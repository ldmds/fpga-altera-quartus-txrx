==> flow/design.v <==
module TENBASET_TxD(clk20, Ethernet_TDp, Ethernet_TDm,LED);
input clk20;
output Ethernet_TDp, Ethernet_TDm, LED;
reg [23:0] cnt22;
always @ (posedge clk20) cnt22 <= cnt22 +1;
assign LED = cnt22[20] & ~cnt22[22];
parameter IPsource_1 = 192;
parameter IPsource_2 = 168;
parameter IPsource_3 = 0;
parameter IPsource_4 = 44;
parameter IPdestination_1 = 192;
parameter IPdestination_2 = 168;
parameter IPdestination_3 = 1;
parameter IPdestination_4 = 64;
parameter PhysicalAddress_1 = 8'h00;
parameter PhysicalAddress_2 = 8'h24;
parameter PhysicalAddress_3 = 8'h8C;
parameter PhysicalAddress_4 = 8'h88;
parameter PhysicalAddress_5 = 8'hDD;
parameter PhysicalAddress_6 = 8'hC0;
reg [23:0] counter; always @(posedge clk20) counter<=counter+1;
reg StartSending; always @(posedge clk20) StartSending<=&counter;
parameter IPchecksum1 = 32'h0000C53F + (IPsource_1<<8)+IPsource_2+(IPsource_3<<8)+IPsource_4+
                                                                (IPdestination_1<<8)+IPdestination_2+(IPdestination_3<<8)+(IPdestination_4);
parameter IPchecksum2 =  ((IPchecksum1&32'h0000FFFF)+(IPchecksum1>>16));
parameter IPchecksum3 = ~((IPchecksum2&32'h0000FFFF)+(IPchecksum2>>16));
reg [6:0] rdaddress;
reg [7:0] pkt_data;
always @(posedge clk20) 
case(rdaddress)
  7'h00: pkt_data <= 8'h55;
  7'h01: pkt_data <= 8'h55;
  7'h02: pkt_data <= 8'h55;
  7'h03: pkt_data <= 8'h55;
  7'h04: pkt_data <= 8'h55;
  7'h05: pkt_data <= 8'h55;
  7'h06: pkt_data <= 8'h55;
  7'h07: pkt_data <= 8'hD5;
  7'h08: pkt_data <= PhysicalAddress_1;
  7'h09: pkt_data <= PhysicalAddress_2;
  7'h0A: pkt_data <= PhysicalAddress_3;
  7'h0B: pkt_data <= PhysicalAddress_4;
  7'h0C: pkt_data <= PhysicalAddress_5;
  7'h0D: pkt_data <= PhysicalAddress_6;
  7'h0E: pkt_data <= 8'h00;
  7'h0F: pkt_data <= 8'h12;
  7'h10: pkt_data <= 8'h34;
  7'h11: pkt_data <= 8'h56;
  7'h12: pkt_data <= 8'h78;
  7'h13: pkt_data <= 8'h90;
  7'h14: pkt_data <= 8'h08;
  7'h15: pkt_data <= 8'h00;
  7'h16: pkt_data <= 8'h45;
  7'h17: pkt_data <= 8'h00;
  7'h18: pkt_data <= 8'h00;
  7'h19: pkt_data <= 8'h2E;
  7'h1A: pkt_data <= 8'h00;
  7'h1B: pkt_data <= 8'h00;
  7'h1C: pkt_data <= 8'h00;
  7'h1D: pkt_data <= 8'h00;
  7'h1E: pkt_data <= 8'h80;
  7'h1F: pkt_data <= 8'h11;
  7'h20: pkt_data <= IPchecksum3[15:8];
  7'h21: pkt_data <= IPchecksum3[ 7:0];
  7'h22: pkt_data <= IPsource_1;
  7'h23: pkt_data <= IPsource_2;
  7'h24: pkt_data <= IPsource_3;
  7'h25: pkt_data <= IPsource_4;
  7'h26: pkt_data <= IPdestination_1;
  7'h27: pkt_data <= IPdestination_2;
  7'h28: pkt_data <= IPdestination_3;
  7'h29: pkt_data <= IPdestination_4;
  7'h2A: pkt_data <= 8'h04;
  7'h2B: pkt_data <= 8'h00;
  7'h2C: pkt_data <= 8'h04;
  7'h2D: pkt_data <= 8'h00;
  7'h2E: pkt_data <= 8'h00;
  7'h2F: pkt_data <= 8'h1A;
  7'h30: pkt_data <= 8'h00;
  7'h31: pkt_data <= 8'h00;
  7'h32: pkt_data <= 8'h00;	 
  7'h33: pkt_data <= 8'h01;	 
  7'h34: pkt_data <= 8'h02;	 
  7'h35: pkt_data <= 8'h03;	 
  7'h36: pkt_data <= 8'h04;	 
  7'h37: pkt_data <= 8'h05;	 
  7'h38: pkt_data <= 8'h06;	 
  7'h39: pkt_data <= 8'h07;	 
  7'h3A: pkt_data <= 8'h08;	 
  7'h3B: pkt_data <= 8'h09;	 
  7'h3C: pkt_data <= 8'h0A;	 
  7'h3D: pkt_data <= 8'h0B;	 
  7'h3E: pkt_data <= 8'h0C;	 
  7'h3F: pkt_data <= 8'h0D;	 
  7'h40: pkt_data <= 8'h0E;	 
  7'h41: pkt_data <= 8'h0F;	 
  7'h42: pkt_data <= 8'h10;	 
  7'h43: pkt_data <= 8'h11;	 
  default: pkt_data <= 8'h00;
endcase
reg [3:0] ShiftCount;
reg SendingPacket;
always @(posedge clk20) if(StartSending) SendingPacket<=1; else if(ShiftCount==14 && rdaddress==7'h48) SendingPacket<=0;
always @(posedge clk20) ShiftCount <= SendingPacket ? ShiftCount+1 : 15;
wire readram = (ShiftCount==15);
always @(posedge clk20) if(ShiftCount==15) rdaddress <= SendingPacket ? rdaddress+1 : 0;
reg [7:0] ShiftData; always @(posedge clk20) if(ShiftCount[0]) ShiftData <= readram ? pkt_data : {1'b0, ShiftData[7:1]};
reg [31:0] CRC;
reg CRCflush; always @(posedge clk20) if(CRCflush) CRCflush <= SendingPacket; else if(readram) CRCflush <= (rdaddress==7'h44);
reg CRCinit; always @(posedge clk20) if(readram) CRCinit <= (rdaddress==7);
wire CRCinput = CRCflush ? 0 : (ShiftData[0] ^ CRC[31]);
always @(posedge clk20) if(ShiftCount[0]) CRC <= CRCinit ? ~0 : ({CRC[30:0],1'b0} ^ ({32{CRCinput}} & 32'h04C11DB7));
reg [17:0] LinkPulseCount; always @(posedge clk20) LinkPulseCount <= SendingPacket ? 0 : LinkPulseCount+1;
reg LinkPulse; always @(posedge clk20) LinkPulse <= &LinkPulseCount[17:1];
reg SendingPacketData; always @(posedge clk20) SendingPacketData <= SendingPacket;
reg [2:0] idlecount; always @(posedge clk20) if(SendingPacketData) idlecount<=0; else if(~&idlecount) idlecount<=idlecount+1;
wire dataout = CRCflush ? ~CRC[31] : ShiftData[0];
reg qo; always @(posedge clk20) qo <= SendingPacketData ? ~dataout^ShiftCount[0] : 1;
reg qoe; always @(posedge clk20) qoe <= SendingPacketData | LinkPulse | (idlecount<6);
reg Ethernet_TDp; always @(posedge clk20) Ethernet_TDp <= (qoe ? qo : 1'b0);
reg Ethernet_TDm; always @(posedge clk20) Ethernet_TDm <= (qoe ? ~qo : 1'b0);
endmodule
---- Step by step through the tools: TENBASET_TxD ----
What the tools print for TENBASET_TxD, step after step.
Line numbers count from 1 in the design file above.
The mark n/a stands for no value.
inputs
  design top .............................. TENBASET_TxD
  clock ................................... clk20
  cell library ............................ sky130hd
  corner .................................. tt_025C_1v80

---- Elaborated design ----
Yosys after proc, flatten, opt, wreduce and memory -nomap, before mapping. Enables and synchronous resets that opt folds into registers are not counted as muxes. Memory bits, and registers merged into a memory's read port (data or address), are not among the register bits. Print and check cells are not counted. Equal cells are merged and count once.
Yosys's memory passes give these memory sizes; they may raise the number of words (mostly to a power of two), join words into wider ones and drop unused or constant bits.
word-level totals
  bits in latches ......................... 0
  clocked read ports x word width ......... 8
  flip-flop bits (word level) ............. 130
  cells after elaboration ................. 51
  output and inout bits ................... 3
  memories kept ........................... 1
  input bits .............................. 1
  ROM bits ................................ 1024
  bits in writable memories ............... 0
memory list
  name              depth  width  read ports  wr ports  line  source
  (name not given)  128    8      1           0         30    case(rdaddress)
cells by class
  multiplexer cells ....................... 5
  eq/ne operators ......................... 5
  multipliers ............................. 0
  add/subtract/negate cells ............... 6
  reduce/logical cells .................... 4
  shift-type cells ........................ 0
  divide/modulo/power cells ............... 0
  magnitude comparators ................... 1
  bitwise gates (word level) .............. 10
operators with widths
  kind                                                              count
  24-bit by 1-bit adder with 24-bit output (second input constant)  2
  32-bit by 27-bit XOR with 32-bit output                           1
  24-bit AND reduction                                              1
  18-bit by 1-bit adder with 18-bit output (second input constant)  1
  17-bit AND reduction                                              1
  7-bit == test (second input constant)                             2
  4-bit == test (second input constant)                             2
  7-bit by 1-bit adder with 7-bit output (second input constant)    1
  7-bit by 3-bit == test with 1-bit output (second input constant)  1
  7-bit 2-to-1 mux                                                  1
  1-bit inverter                                                    4
  4-bit by 1-bit adder with 4-bit output (second input constant)    1
  1-bit 2-to-1 mux                                                  4
  3-bit by 1-bit adder with 3-bit output (second input constant)    1
  3-bit < comparator (second input constant)                        1
  3-bit AND reduction                                               1
  1-bit bitwise OR                                                  2
  1-bit XOR                                                         2
  1-bit AND                                                         1
  1-bit logical AND                                                 1

---- Longest topological paths ----
Yosys ltp: most cells in a row. Word level: on the elaborated netlist, between registers, memories and ports. Mapped: between sequential cells and ports; inverters and the memories' decode and read muxes count.
logic depth
  depth in word-level cells ............... 4
  ABC_AREA ................................ 0
  depth in mapped cells ................... 7
  gate-level depth less buffers ........... 6

---- After synthesis ----
Yosys stat after the flow's synthesis: flattened, memories mapped to cells. It holds for the ABC_AREA given above (unset counts as 0); a run with the other value may have another netlist.
mapped netlist
  flip-flops .............................. 137
  chip area (Yosys) ....................... 6068.3 µm²
  cells in the netlist .................... 576
  buffer cells ............................ 19
cell types
  type                       count  total area (µm²)
  sky130_fd_sc_hd__dfxtp_1   89     1.78E+03
  sky130_fd_sc_hd__edfxtp_1  48     1.44E+03
  sky130_fd_sc_hd__xnor2_1   58     507.987
  sky130_fd_sc_hd__ha_1      20     250.24
  sky130_fd_sc_hd__nand3_1   39     195.187
  sky130_fd_sc_hd__xor2_1    22     192.685
  sky130_fd_sc_hd__nand2_1   48     180.173
  sky130_fd_sc_hd__nand2b_1  21     131.376
  sky130_fd_sc_hd__nor2_1    34     127.622
  sky130_fd_sc_hd__or2_2     20     125.12
  sky130_fd_sc_hd__nand4_1   19     118.864
  sky130_fd_sc_hd__and4_1    8      70.067
  sky130_fd_sc_hd__inv_1     18     67.565
  sky130_fd_sc_hd__nor3_1    13     65.062
  sky130_fd_sc_hd__and2_1    10     62.56
  sky130_fd_sc_hd__nor2b_1   9      56.304
  sky130_fd_sc_hd__a21oi_1   11     55.053
  sky130_fd_sc_hd__nor3_2    5      50.048
Not listed: further types 35, cells in them 84.

---- Timing after synthesis ----
OpenSTA on the mapped netlist: ideal clock, no wires. The path of least setup slack (recovery checks aside). Input and output delay are each 20% of the period. Register names are those of the netlist, which keeps one name where synthesis merged equal registers.
timing after synthesis
  path type ............................... flip-flop to flip-flop
  start ................................... reg ShiftCount[0]
  end ..................................... reg CRCinit
  time at the first pin ................... 0.000 ns
  arrival ................................. 2.068 ns
  driving pins on the path ................ 4
  path delay .............................. 2.398 ns
  clock period ............................ 3.12 ns
  setup slack ............................. 0.722 ns
  period reached after synthesis .......... 2.398 ns
"path delay" = arrival - input delay + setup time.
"driving pins on the path": output pins that drive a net of the path, with the launching flip-flop's if there is one; two outputs of one cell count as two.
"period reached after synthesis" = period - worst setup slack (recovery checks aside). The figure is calculated, with input and output delays left at 20% of the set period.
The rows between start and end are the longest chain of elaborated cells between them; the timing report does not say that the signal goes this way. Where chains are equally long, one stands for them.
Each line given opens the expression or statement behind the cell; cells for indexed reads and writes are added by Yosys, which also makes memories of some case tables.
on the way, after synthesis
  path through ............................ sky130_fd_sc_hd__dfxtp_1 -> sky130_fd_sc_hd__ha_1 -> sky130_fd_sc_hd__nand3_1 -> sky130_fd_sc_hd__clkinv_1
  cells in the longest elaborated chain ... 1
  elaborated cells between the ends (all ways) .. 1
  those cells by class .................... eq/ne: 1
ends and longest elaborated chain, after synthesis
  what           line  source
  from (decl)    101   reg [3:0] ShiftCount;
  from (assign)  104   always @(posedge clk20) ShiftCount <= SendingPacket ? ShiftCount+1 : 15;
  4-bit == test  105   wire readram = (ShiftCount==15);
  to (assign)    110   reg CRCinit; always @(posedge clk20) if(readram) CRCinit <= (rdaddress==7);
  to (decl)      110

---- Worst path after layout ----
From the final timing report of run 1: the path of least setup slack in the routed layout; clock arrival at registers is part of the times.
timing post-layout
  path type ............................... flip-flop to flip-flop
  start ................................... reg rdaddress[1]
  end ..................................... reg pkt_data[4]
  time at the first pin ................... 0.42 ns
  driving pins on the path ................ 7
  setup slack ............................. 0.74 ns
  clock period ............................ 3.03 ns
  arrival ................................. 2.64 ns
A register here has more assigning lines than the two given.
on the way, post-layout
  path through ............................ sky130_fd_sc_hd__edfxtp_1 -> sky130_fd_sc_hd__inv_1 -> sky130_fd_sc_hd__ha_1 -> sky130_fd_sc_hd__or3_1 -> sky130_fd_sc_hd__a2111oi_1 -> sky130_fd_sc_hd__a21oi_1 -> sky130_fd_sc_hd__o22ai_1
ends and longest elaborated chain, post-layout
  what           line  source
  from (decl)    27    reg [6:0] rdaddress;
  from (assign)  106   always @(posedge clk20) if(ShiftCount==15) rdaddress <= SendingPacket ? rdaddress+1 : 0;
  to (assign)    39    7'h08: pkt_data <= PhysicalAddress_1;
  to (assign)    40    7'h09: pkt_data <= PhysicalAddress_2;
  to (decl)      28    reg [7:0] pkt_data;
No chain of elaborated cells between the ends is given.

Lab notebook: TENBASET_TxD

Stored flow runs of TENBASET_TxD (2 of them; Yosys, OpenROAD, sky130hd). They differ in their settings and are not a sequence. Constraints: input delay and output delay 20% of the set period each, output load 0.01 pF.
"period reached" is the run's clock period less its worst setup slack. It is reckoned from that one timing run; input and output delays stay at 20% of the period that was set.
"time of the worst setup path" = time allowed to the worst setup path (clock period - input delay - output delay, where it has them) - its slack; a late launch clock adds to it, a late capture clock takes from it.
"power consumption": no workload was simulated; the value follows from the tool's default switching activity.

---- run 1 ----
settings
  period_ns = 3.03
  SETUP_SLACK_MARGIN = 0.51
  CAP_MARGIN = 20
  CORE_MARGIN = 2
  CORE_UTILIZATION = 40
  SLEW_MARGIN = 20
results
  total negative slack on setup checks .... 0.000 ns
  standard-cell area after layout ......... 6897.9 µm²
  period reached .......................... 2.293 ns
  worst hold slack after layout ........... 0.402 ns
  power consumption ....................... 0.00396 W
  die footprint ........................... 16172.2 µm²
  worst setup slack after layout .......... 0.737 ns
  time of the worst setup path ............ 2.29 ns
  type of the worst setup path ............ flip-flop to flip-flop
  post-route utilization .................. 45.9%
  chip area in the Yosys report ........... 6068.3 µm²

---- run 2 ----
settings
  period_ns = 1.69
  CORE_UTILIZATION = 27
  SETUP_SLACK_MARGIN = 0.32
  PLACE_DENSITY = 0.46
  CORE_ASPECT_RATIO = 1.18
  CTS_CLUSTER_SIZE = 10
  CAP_MARGIN = 35
  SLEW_MARGIN = 40
  CORE_MARGIN = 2
results
  total negative slack on setup checks .... 0.000 ns
  standard-cell area after layout ......... 8234.1 µm²
  period reached .......................... 1.683 ns
  worst hold slack after layout ........... 0.402 ns
  power consumption ....................... 0.006854 W
  die footprint ........................... 23694.4 µm²
  worst setup slack after layout .......... 0.007 ns
  time of the worst setup path ............ 1.68 ns
  type of the worst setup path ............ flip-flop to flip-flop
  post-route utilization .................. 37.3%
  chip area in the Yosys report ........... 6068.3 µm²
